==> flow/design.v <==
module iCache #(
    parameter ICACHE_SIZE = 16,
    parameter ICACHE_BLK_INSTR = 4
) (
    input wire clk,     
    input wire rst_in,  
    input wire                    mem_in_en,
    input wire [            31:4] mem_ain,
    input wire [127:0] mem_din,
    input  wire [ 31:0] if_ain,          
    output wire                if_instr_out_en,
    output wire [31:0] if_instr_out
);
  reg cacheValid[ICACHE_SIZE-1:0];
  reg [23:0] cacheTag[ICACHE_SIZE-1:0];
  reg [127:0] cacheData[ICACHE_SIZE-1:0];
  wire [23:0] pc_tag = if_ain[31:8];
  wire [3:0] pc_idx = if_ain[7:4];
  wire [1:0] pc_offset = if_ain[3:2];
  wire hit = cacheValid[pc_idx] && (cacheTag[pc_idx] == pc_tag);
  wire [23:0] mem_pc_tag = mem_ain[31:8];
  wire [3:0] mem_pc_idx = mem_ain[7:4];
  wire [127:0] cur_block = cacheData[pc_idx];
  wire [31:0] cur_instrs[ICACHE_BLK_INSTR-1:0];
  wire [31:0] cur_instr = cur_instrs[pc_offset];
  genvar _i;
  generate
    for (_i = 0; _i < ICACHE_BLK_INSTR; _i = _i + 1) begin
      assign cur_instrs[_i] = cur_block[_i*32+31:_i*32];
    end
  endgenerate
  assign if_instr_out_en = hit;
  assign if_instr_out = hit ? cur_instr : 32'b0;
  integer i;
  always @(posedge clk) begin
    if (rst_in) begin
      for (i = 0; i < ICACHE_SIZE; i = i + 1) begin
        cacheValid[i] <= 0;
        cacheTag[i]   <= 0;
        cacheData[i]  <= 0;
      end
    end else if (mem_in_en) begin
      cacheValid[mem_pc_idx] <= 1'b1;
      cacheTag[mem_pc_idx]   <= mem_pc_tag;
      cacheData[mem_pc_idx]  <= mem_din;
    end
  end
endmodule
**From RTL to reports: iCache**

What the tools print for iCache, step after step.
Line numbers count from 1 in the design file above.
A cell with - has no value.

- Top module: iCache
- Clock: clk
- Library: sky130hd
- Library corner: tt_025C_1v80

**Elaborated design**

Counts by Yosys on the flattened word-level netlist (proc, flatten, opt, wreduce; memories kept). Register bits leave out memories and registers merged into their read ports (data or address); mux counts leave out enables and synchronous resets folded into registers. Print and check cells are left out. Cells with the same type and inputs are merged into one.
Memory sizes are those after Yosys's memory passes, which may raise the word count (mostly to a power of two), join words into wider ones and drop unused or constant bits.

- Input bits: 191
- Memories: 3
- Elaborated cells: 20
- Memory bits (writable): 2448
- Output and inout port bits: 33
- Register bits after elaboration: 0

- Equality and inequality tests: 4
- Reductions and logical operators: 2
- Muxes and demuxes: 11

Memories:

| name | depth | width | line | RTL |
|---|---|---|---|---|
| cacheData | 16 | 128 | 16 | `reg [127:0] cacheData[ICACHE_SIZE-1:0];` |
| cacheTag | 16 | 24 | 15 | `reg [23:0] cacheTag[ICACHE_SIZE-1:0];` |
| (no name shown) | 16 | 1 | 14 |  |

Operators with widths:

| operator | number |
|---|---|
| 2-to-1 mux 128 bit | 2 |
| parallel mux 32 bit (select 4 bit) | 1 |
| 2-to-1 mux 24 bit | 2 |
| 2-to-1 mux 32 bit | 1 |
| == test 24 bit | 1 |
| 2-to-1 mux 4 bit | 2 |
| == test 2 bit (second input constant) | 2 |
| 2-to-1 mux 1 bit | 3 |
| == test 2 x 1 -> 1 bit (second input constant) | 1 |
| zero test 2 bit | 1 |
| logical AND 1 bit | 1 |

**Longest topological paths**

Depth = most cells in a row (Yosys ltp): at word level without a register or memory, in the mapped netlist without a sequential cell, where the memories' decode and read muxes count.

- Depth after elaboration: 3
- ABC_AREA: 0
- Depth in mapped cells: 13
- Depth with buffers taken out: 7

**After synthesis**

Yosys stat after the flow's synthesis: flattened, memories mapped to cells. It holds for the ABC_AREA given above (unset counts as 0); a run with the other value may have another netlist.

- Sequential area: 0.0733503 mm2
- Mapped area: 0.1107112 mm2
- Cell count: 6963
- Buffer cells: 661
- Mapped flip-flops: 2448

Cell types:

| type | number | area in all (um2) |
|---|---|---|
| sky130_fd_sc_hd__edfxtp_1 | 2432 | 7.3E+04 |
| sky130_fd_sc_hd__and2_1 | 2287 | 1.43E+04 |
| sky130_fd_sc_hd__mux4_2 | 587 | 1.32E+04 |
| sky130_fd_sc_hd__clkbuf_1 | 502 | 1.88E+03 |
| sky130_fd_sc_hd__a22oi_1 | 174 | 1.31E+03 |
| sky130_fd_sc_hd__and3_1 | 168 | 1.05E+03 |
| sky130_fd_sc_hd__mux2i_1 | 92 | 920.883 |
| sky130_fd_sc_hd__buf_2 | 111 | 555.533 |
| sky130_fd_sc_hd__mux2_2 | 35 | 394.128 |
| sky130_fd_sc_hd__nand3_1 | 76 | 380.365 |
| sky130_fd_sc_hd__dfxtp_1 | 16 | 320.307 |
| sky130_fd_sc_hd__a22o_1 | 33 | 289.027 |
| sky130_fd_sc_hd__nor4_2 | 21 | 262.752 |
| sky130_fd_sc_hd__a221oi_1 | 25 | 218.96 |
| sky130_fd_sc_hd__nand2_1 | 57 | 213.955 |
| sky130_fd_sc_hd__nand4_1 | 30 | 187.68 |
| sky130_fd_sc_hd__xnor2_1 | 18 | 157.651 |
| sky130_fd_sc_hd__buf_4 | 20 | 150.144 |

Other cell types: 39; their cells: 279.

**Worst setup path after synthesis**

Source: OpenSTA report_checks on the synthesized netlist (no wires, ideal clock, input and output delay 20% of the period each), path of least setup slack; recovery checks are left aside. Register names are those of the netlist, which keeps one name where synthesis merged equal registers.

- Path type: input -> register
- Start point: input port rst_in
- End point: memory cacheData[3][0]
- Delay of the path: 12058 ps
- Driving pins on the path: 4
- Input delay: 4720 ps
- Path slack: 6822 ps
- Time at the first pin: 4720 ps
- Data required time: 22726 ps
- Buffers on the path: 0
- Data arrival time: 15904 ps
- Clock period: 23600 ps
- Library setup time: 874 ps
- Synthesis period reached: 16778 ps

"delay of the path" is the arrival time less input delay plus setup time.
"driving pins on the path": output pins that drive a net of the path, with the launching flip-flop's if there is one; two outputs of one cell count as two.
"synthesis period reached" = period - worst setup slack (recovery checks aside). The figure is calculated, with input and output delays left at 20% of the set period.
The rows between start and end are the longest chain of elaborated cells between them; the timing report does not say that the signal goes this way. Where chains are equally long, one stands for them.
A line is the first line of the expression or statement that the cell stems from. Yosys adds cells for indexed reads and writes and turns some case tables into memories.
Only ways into the end's enable, where the timed path ends, are counted here.

- Cell sequence: sky130_fd_sc_hd__inv_1 sky130_fd_sc_hd__nand2_1 sky130_fd_sc_hd__or3_1 sky130_fd_sc_hd__o21ai_0
- Length of the longest elaborated chain: 1
- Elaborated cells between the ends (all ways): 3
- Source lines of those cells: 1
- Those cells by class: 3 x mux

Ends and longest elaborated chain, post-synthesis:

| item | line | RTL |
|---|---|---|
| start: declaration | 6 | `input wire rst_in,` |
| 2-to-1 mux 4 bit | 36 | `if (rst_in) begin` |
| end: declaration | 16 | `reg [127:0] cacheData[ICACHE_SIZE-1:0];` |

**Path in the finished layout**

From the final timing report of run 1: the path of least setup slack in the routed layout; clock arrival at registers is part of the times.
The path's times are printed in steps of 10 ps; the period is the one set.

- Path type: input -> output
- Start point: input port if_ain[5]
- End point: output port if_instr_out[31]
- External output delay: 3060 ps
- Clock period: 15300 ps
- Driving pins on the path: 11
- Buffers on the path: 4
- Data arrival time: 8660 ps
- Input delay: 3060 ps
- Data required time: 12240 ps
- Path slack: 3580 ps
- Time at the first pin: 3060 ps

The rows between start and end are the longest chain of elaborated cells between them; the timing report does not say that the signal goes this way. Where chains are equally long, one stands for them.
The chain passes a memory read, where the word-level depth is cut; so it can be longer than that depth.

- Cell sequence: sky130_fd_sc_hd__buf_8 sky130_fd_sc_hd__buf_4 sky130_fd_sc_hd__mux4_2 sky130_fd_sc_hd__mux2i_1 sky130_fd_sc_hd__xor2_1 sky130_fd_sc_hd__a21oi_1 sky130_fd_sc_hd__nor4_2 sky130_fd_sc_hd__nand4_2 sky130_fd_sc_hd__buf_4 sky130_fd_sc_hd__nor4_1 sky130_fd_sc_hd__clkdlybuf4s50_1
- Length of the longest elaborated chain: 4
- Elaborated cells between the ends (all ways): 7
- Source lines of those cells: 6
- Those cells by class: 1 x eq/ne; 2 x mux; 1 x reduce/logical; 3 x memory

Ends and longest elaborated chain, post-layout:

| item | line | RTL |
|---|---|---|
| start: declaration | 10 | `input  wire [ 31:0] if_ain,` |
| memory (16 x 24 bit) | 15 | `reg [23:0] cacheTag[ICACHE_SIZE-1:0];` |
| == test 24 bit | 20 |  |
| logical AND 1 bit | 20 |  |
| 2-to-1 mux 32 bit | 33 | `assign if_instr_out = hit ? cur_instr : 32'b0;` |
| end: declaration | 12 | `output wire [31:0] if_instr_out` |

## Implementation results

Top module iCache; platform sky130hd; tools Yosys and OpenROAD; 2 stored runs in no particular order. Input and output delays are each 20% of the period that was set; the output load is 0.01 pF.
"worst path time" = time allowed to the worst setup path (clock period - input delay - output delay, where it has them) - its slack; a late launch clock adds to it, a late capture clock takes from it.
"power" rests on the timing tool's default activity at the inputs, not on a simulated workload.
"worst path time" is known to 10 ps.

### Run 1

Settings: `period_ns=15.3`, `SETUP_SLACK_MARGIN=2.65`, `CAP_MARGIN=20`, `CORE_MARGIN=2`, `CORE_UTILIZATION=40`, `SLEW_MARGIN=20`

- Worst path time: 5600 ps
- Critical path kind: input -> output
- Worst slack on setup checks: 3577 ps
- Power: 14.792 mW
- Standard-cell area after layout: 0.124046 mm2
- Die outline area: 0.281001 mm2
- Netlist area reported by Yosys: 0.1107112 mm2

### Run 2

Settings: `period_ns=17.6`, `CORE_UTILIZATION=67`, `SETUP_SLACK_MARGIN=5.0`, `PLACE_DENSITY=0.78`, `CORE_MARGIN=2`, `CELL_PAD_IN_SITES_GLOBAL_PLACEMENT=0`, `TNS_END_PERCENT=20`, `ABC_AREA=1`, `CAP_MARGIN=10`, `SLEW_MARGIN=25`

- Worst path time: 5260 ps
- Critical path kind: input -> output
- Worst slack on setup checks: 5304 ps
- Power: 12.822 mW
- Standard-cell area after layout: 0.119749 mm2
- Die outline area: 0.167625 mm2
- Netlist area reported by Yosys: 0.1101244 mm2
